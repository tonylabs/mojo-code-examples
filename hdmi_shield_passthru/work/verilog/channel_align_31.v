==> flow/design.v <==
module async_fifo_51 (
    input wclk,
    input wrst,
    input [9:0] din,
    input wput,
    output reg full,
    input rclk,
    input rrst,
    output reg [9:0] dout,
    input rget,
    output reg empty
  );
  localparam SIZE = 4'ha;
  localparam DEPTH = 5'h10;
  localparam ADDR_SIZE = 3'h4;
  reg [3:0] M_waddr_d, M_waddr_q = 1'h0;
  reg [7:0] M_wsync_d, M_wsync_q = 1'h0;
  reg [3:0] M_raddr_d, M_raddr_q = 1'h0;
  reg [7:0] M_rsync_d, M_rsync_q = 1'h0;
  wire [10-1:0] M_ram_read_data;
  reg [1-1:0] M_ram_wclk;
  reg [4-1:0] M_ram_waddr;
  reg [10-1:0] M_ram_write_data;
  reg [1-1:0] M_ram_write_en;
  reg [1-1:0] M_ram_rclk;
  reg [4-1:0] M_ram_raddr;
  simple_dual_ram_63 #(.SIZE(4'ha), .DEPTH(5'h10)) ram (
    .wclk(M_ram_wclk),
    .waddr(M_ram_waddr),
    .write_data(M_ram_write_data),
    .write_en(M_ram_write_en),
    .rclk(M_ram_rclk),
    .raddr(M_ram_raddr),
    .read_data(M_ram_read_data)
  );
  reg [3:0] waddr_gray;
  reg [3:0] wnext_gray;
  reg [3:0] raddr_gray;
  reg wrdy;
  reg rrdy;
  always @* begin
    M_rsync_d = M_rsync_q;
    M_wsync_d = M_wsync_q;
    M_raddr_d = M_raddr_q;
    M_waddr_d = M_waddr_q;
    M_ram_wclk = wclk;
    M_ram_rclk = rclk;
    M_ram_write_en = 1'h0;
    waddr_gray = (M_waddr_q >> 1'h1) ^ M_waddr_q;
    wnext_gray = ((M_waddr_q + 1'h1) >> 1'h1) ^ (M_waddr_q + 1'h1);
    raddr_gray = (M_raddr_q >> 1'h1) ^ M_raddr_q;
    M_rsync_d = {M_rsync_q[0+3-:4], waddr_gray};
    M_wsync_d = {M_wsync_q[0+3-:4], raddr_gray};
    wrdy = wnext_gray != M_wsync_q[4+3-:4];
    rrdy = raddr_gray != M_rsync_q[4+3-:4];
    full = !wrdy;
    empty = !rrdy;
    M_ram_waddr = M_waddr_q;
    M_ram_raddr = M_raddr_q;
    M_ram_write_data = din;
    if (wput && wrdy) begin
      M_waddr_d = M_waddr_q + 1'h1;
      M_ram_write_en = 1'h1;
    end
    if (rget && rrdy) begin
      M_raddr_d = M_raddr_q + 1'h1;
      M_ram_raddr = M_raddr_q + 1'h1;
    end
    dout = M_ram_read_data;
  end
  always @(posedge wclk) begin
    if (wrst == 1'b1) begin
      M_waddr_q <= 1'h0;
      M_wsync_q <= 1'h0;
    end else begin
      M_waddr_q <= M_waddr_d;
      M_wsync_q <= M_wsync_d;
    end
  end
  always @(posedge rclk) begin
    if (rrst == 1'b1) begin
      M_raddr_q <= 1'h0;
      M_rsync_q <= 1'h0;
    end else begin
      M_raddr_q <= M_raddr_d;
      M_rsync_q <= M_rsync_d;
    end
  end
endmodule
module channel_align_31 (
    input clk,
    input [9:0] data_in,
    input data_valid,
    input others_ready,
    output reg ready,
    output reg [9:0] data_out
  );
  reg [1:0] M_ctrl_rx_d, M_ctrl_rx_q = 1'h0;
  reg M_skip_d, M_skip_q = 1'h0;
  reg M_am_ready_d, M_am_ready_q = 1'h0;
  reg M_read_en_d, M_read_en_q = 1'h0;
  reg [1:0] M_valid_rise_d, M_valid_rise_q = 1'h0;
  wire [1-1:0] M_fifo_full;
  wire [10-1:0] M_fifo_dout;
  wire [1-1:0] M_fifo_empty;
  reg [1-1:0] M_fifo_wrst;
  reg [10-1:0] M_fifo_din;
  reg [1-1:0] M_fifo_wput;
  reg [1-1:0] M_fifo_rrst;
  reg [1-1:0] M_fifo_rget;
  async_fifo_51 fifo (
    .wclk(clk),
    .rclk(clk),
    .wrst(M_fifo_wrst),
    .din(M_fifo_din),
    .wput(M_fifo_wput),
    .rrst(M_fifo_rrst),
    .rget(M_fifo_rget),
    .full(M_fifo_full),
    .dout(M_fifo_dout),
    .empty(M_fifo_empty)
  );
  always @* begin
    M_am_ready_d = M_am_ready_q;
    M_valid_rise_d = M_valid_rise_q;
    M_skip_d = M_skip_q;
    M_read_en_d = M_read_en_q;
    M_ctrl_rx_d = M_ctrl_rx_q;
    M_fifo_rrst = !data_valid;
    M_fifo_wrst = !data_valid;
    M_fifo_din = data_in;
    M_fifo_wput = data_valid;
    M_fifo_rget = M_read_en_q;
    data_out = M_fifo_dout;
    ready = M_am_ready_q;
    M_valid_rise_d = {M_valid_rise_q[0+0-:1], data_valid};
    M_ctrl_rx_d[0+0-:1] = (M_fifo_dout == 10'h354) || (M_fifo_dout == 10'h0ab) || (M_fifo_dout == 10'h154) || (M_fifo_dout == 10'h2ab);
    M_ctrl_rx_d[1+0-:1] = M_ctrl_rx_q[0+0-:1];
    if (M_ctrl_rx_q == 2'h1) begin
      M_skip_d = 1'h1;
      if (M_skip_q) begin
        M_am_ready_d = 1'h1;
      end
    end
    if (M_valid_rise_q == 2'h1 || (others_ready && M_am_ready_q)) begin
      M_read_en_d = 1'h1;
    end else begin
      if (M_ctrl_rx_q == 2'h1 && M_skip_q && !(others_ready && M_am_ready_q)) begin
        M_read_en_d = 1'h0;
      end
    end
  end
  always @(posedge clk) begin
    if (!data_valid == 1'b1) begin
      M_ctrl_rx_q <= 1'h0;
      M_skip_q <= 1'h0;
      M_am_ready_q <= 1'h0;
      M_read_en_q <= 1'h0;
      M_valid_rise_q <= 1'h0;
    end else begin
      M_ctrl_rx_q <= M_ctrl_rx_d;
      M_skip_q <= M_skip_d;
      M_am_ready_q <= M_am_ready_d;
      M_read_en_q <= M_read_en_d;
      M_valid_rise_q <= M_valid_rise_d;
    end
  end
endmodule
module simple_dual_ram_63 #(
    parameter SIZE = 8,                 
    parameter DEPTH = 8                 
  )(
    input wclk,                         
    input [$clog2(DEPTH)-1:0] waddr,    
    input [SIZE-1:0] write_data,        
    input write_en,                     
    input rclk,                         
    input [$clog2(DEPTH)-1:0] raddr,    
    output reg [SIZE-1:0] read_data     
  );
  reg [SIZE-1:0] mem [DEPTH-1:0];       
  always @(posedge wclk) begin
    if (write_en)                       
      mem[waddr] <= write_data;         
  end
  always @(posedge rclk) begin
    read_data <= mem[raddr];            
  end
endmodule
# Tool chain data of channel_align_31
# Tool output for the design above, in the order of the flow.
# Line numbers count from 1 in the design file above.
# Operators carry their Yosys type and port widths (W data, S select, Z words).
# Cell names lack the library's common part.
# The mark n/a stands for no value.
# design
design	channel_align_31
clock_port	clk
lib	sky130hd
lib_corner	tt_025C_1v80

# After elaboration
# Source: Yosys, flattened and elaborated, memories not mapped. Widths are those after wreduce. Print and check cells do not count. Equal cells are merged and count once.
# Memory sizes are those after Yosys's memory passes, which may raise the word count (mostly to a power of two), join words into wider ones and drop unused or constant bits.
# classes
addsub	2
eq_ne	8
mux	8
n_logic	3
reduce_and_logical	12
# ops
cell	n
$eq A10 B10 Y1 const B	2
$xor A3 B4 Y4	3
$eq A10 B8 Y1 const B	1
$eq A10 B9 Y1 const B	1
$mux W10	1
$add A4 B1 Y4 const B	2
$ne A4 B4 Y1	2
$mux W4	2
$logic_and A1 B1 Y1	5
$mux W1	5
$logic_or A1 B1 Y1	4
$eq A2 B1 Y1 const B	2
$reduce_and A2 Y1	1
$reduce_bool A2 Y1	1
$logic_not A1 Y1	1
# bits
reg_bits	31
ramBits	160
clocked_rd_ports_x_width	10
n_memories	1
input_bits	13
output_inout_bits	11
elab_cells	44
# mem_list
name	size	width	rd	write_ports	line_no	rtl
fifo.ram.mem	16	10	1	1	181	reg [SIZE-1:0] mem [DEPTH-1:0];

# Longest topological paths
# Yosys ltp: most cells in a row. Word level: on the elaborated netlist, between registers, memories and ports. Mapped: between sequential cells and ports; inverters and the memories' decode and read muxes count.
# depth
depth_word	6
abc_area	0
depth_mapped	10
depth_no_buf	8

# Synthesis result
# Yosys stat after the flow's synthesis: flattened, memories mapped to cells. It holds for the ABC_AREA given above (unset counts as 0); a run with the other value may have another netlist.
# types
cell_type	n	type_area_um2
edfxtp_1	160	4.8E+03
dfxtp_1	41	820.787
mux2i_1	52	520.499
o221ai_1	35	306.544
mux4_2	7	157.651
o22ai_1	23	143.888
a21oi_1	28	140.134
and4_1	16	140.134
ha_1	11	137.632
nor2_1	35	131.376
a211oi_1	16	120.115
nand2_1	32	120.115
and2_1	19	118.864
clkbuf_1	28	105.101
nor3_1	19	95.091
xnor2_1	10	87.584
a211o_1	8	70.067
or3_1	11	68.816
# Not listed: further types 44, cells in them 121.
# synth_totals
cell_count	672
yosys_area_um2	8999.9
seqArea_um2	5625.4
ff_cells	201
buf_cells	46
# By module: a second synthesis without flattening, with its own total; a netlist apart from the flattened one above.
# hier_totals
hier_cells	408
hier_area_um2	7727.4
# Rows give one instance, submodules left out.
# by_module
module	n_inst	n_cells	area_um2	seq_area_um2
simple_dual_ram_63 #(SIZE=10, DEPTH=16)	1	279	6353.6	5004.8
async_fifo_51	1	103	1109.8	480.5
channel_align_31	1	26	264.0	140.1

# Path before layout
# Path of least setup slack by OpenSTA after synthesis, without wires, with an ideal clock, recovery checks aside; 20% of the period is set as input and as output delay. Where synthesis merged equal registers, the netlist keeps one of their names.
# synth_timing
kind	register to register
startpoint	register fifo.M_waddr_q[0]
endpoint	memory fifo.ram.mem[0][0]
period_ns	3.81
setup_ns	0.342
t_first_pin_ns	0.000
t_arrival_ns	2.241
t_required_ns	3.468
setup_slack_ns	1.226
path_delay_ns	2.583
path_stages	9
n_path_buf	1
synth_period_reached_ns	2.584
# "path_delay_ns" = arrival - input delay + setup time.
# "path_stages": output pins that drive a net of the path, with the launching flip-flop's if there is one; two outputs of one cell count as two.
# "synth_period_reached_ns" is the clock period less the worst setup slack; recovery checks do not enter. This is arithmetic on one report: input and output delays are still those of the set period (20% each).
# Between the ends stands the longest chain of elaborated cells between them, by number of cells; it is not shown to be the way that was timed. Of several equally long chains one is given.
# A line is the first line of the expression or statement that the cell stems from. Yosys adds cells for indexed reads and writes and turns some case tables into memories.
# Only ways into the end's enable, where the timed path ends, are counted here.
# synth_between
cell_sequence	dfxtp_1 inv_1 ha_1 xnor2_1 or2_2 o22ai_1 o211ai_1 clkbuf_1 and4_1
elab_chain_len	6
cone_cells	7
classes_between	1 x add/sub; 1 x eq/ne; 3 x mux; 1 x logic; 1 x reduce/logical
# synth_rtl
element	line_no	rtl
start, declared	16	reg [3:0] M_waddr_d, M_waddr_q = 1'h0;
start, assigned	73	M_waddr_q <= 1'h0;
start, assigned	76	M_waddr_q <= M_waddr_d;
$add A4 B1 Y4	50	wnext_gray = ((M_waddr_q + 1'h1) >> 1'h1) ^ (M_waddr_q + 1'h1);
$xor A3 B4 Y4	50
$ne A4 B4 Y1	54	wrdy = wnext_gray != M_wsync_q[4+3-:4];
$logic_and A1 B1 Y1	61	if (wput && wrdy) begin
$mux W1	61
$mux W4	183	if (write_en)
end, declared	181	reg [SIZE-1:0] mem [DEPTH-1:0];
# Some nets on the timed path still bear RTL names; the line given drives or declares the net.
# synth_nets
signal	line_no	rtl
fifo.M_rsync_d[0]	49	waddr_gray = (M_waddr_q >> 1'h1) ^ M_waddr_q;

# Timing after layout
# From the final timing report of run 1: the path of least setup slack in the routed layout; clock arrival at registers is part of the times.
# layout_timing
kind	register to register
startpoint	register fifo.M_rsync_q[6]
endpoint	register fifo.ram.read_data[5]
period_ns	2.41
setup_ns	0.11
t_first_pin_ns	0.50
t_arrival_ns	2.85
t_required_ns	2.76
setup_slack_ns	-0.09
path_stages	9
n_path_buf	2
# Between the ends stands the longest chain of elaborated cells between them, by number of cells; it is not shown to be the way that was timed. Of several equally long chains one is given.
# layout_between
cell_sequence	dfxtp_2 xor3_2 o41ai_4 buf_12 mux2_4 buf_12 o22ai_4 a211o_1 nand3_1
elab_chain_len	3
cone_cells	3
lines_between	2
classes_between	1 x eq/ne; 1 x mux; 1 x reduce/logical
# layout_rtl
element	line_no	rtl
start, declared	19	reg [7:0] M_rsync_d, M_rsync_q = 1'h0;
start, assigned	83	M_rsync_q <= 1'h0;
start, assigned	86	M_rsync_q <= M_rsync_d;
$ne A4 B4 Y1	55	rrdy = raddr_gray != M_rsync_q[4+3-:4];
$logic_and A1 B1 Y1	65	if (rget && rrdy) begin
$mux W4	65
end, declared	179	output reg [SIZE-1:0] read_data

# Settings and measured results of 2 stored flow runs for module channel_align_31 (sky130hd), not sorted in any way. The constraints put input and output delay at 20% of the set period each and load the outputs with 0.01 pF.
# "timing.achieved_period_ns" is the run's clock period less its worst setup slack. It is reckoned from that one timing run; input and output delays stay at 20% of the period that was set.
# By "timing.worst_path_ns" is meant the share of the clock period that the worst setup path is allowed (20% is reserved at inputs, 20% at outputs), minus its slack. Clock arrival times at its registers enter into it.
# "design_power_mw" rests on the timing tool's default activity at the inputs, not on a simulated workload.
# A setting shown as . is not set for that run.
run	period_ns	CORE_UTILIZATION	SETUP_SLACK_MARGIN	PLACE_DENSITY	CORE_ASPECT_RATIO	CELL_PAD_IN_SITES_GLOBAL_PLACEMENT	GPL_TIMING_DRIVEN	CTS_CLUSTER_SIZE	CTS_CLUSTER_DIAMETER	CAP_MARGIN	CORE_MARGIN	SLEW_MARGIN	ABC_AREA	GPL_ROUTABILITY_DRIVEN	synthArea_um2	dieArea_um2	finish.stdcell_area_um2	finalUtil_pct	worstSetupSlack_ns	total_negative_slack_ns	ws_hold_ns	design_power_mw	timing.achieved_period_ns	timing.worst_path_ns	path_kind
run 1	2.41	26	0.64	0.38	0.71	0	1	58	245	20	2	20	.	.	8999.9	36141.1	11533.6	33.8	-0.092	-0.510	0.473	9.339	2.502	2.50	register to register
run 2	3.51	36	-0.02	0.66	.	.	.	37	.	10	10	35	1	1	8712.1	30823.1	10013.4	42.4	0.582	0.000	0.410	7.915	2.928	2.93	register to register
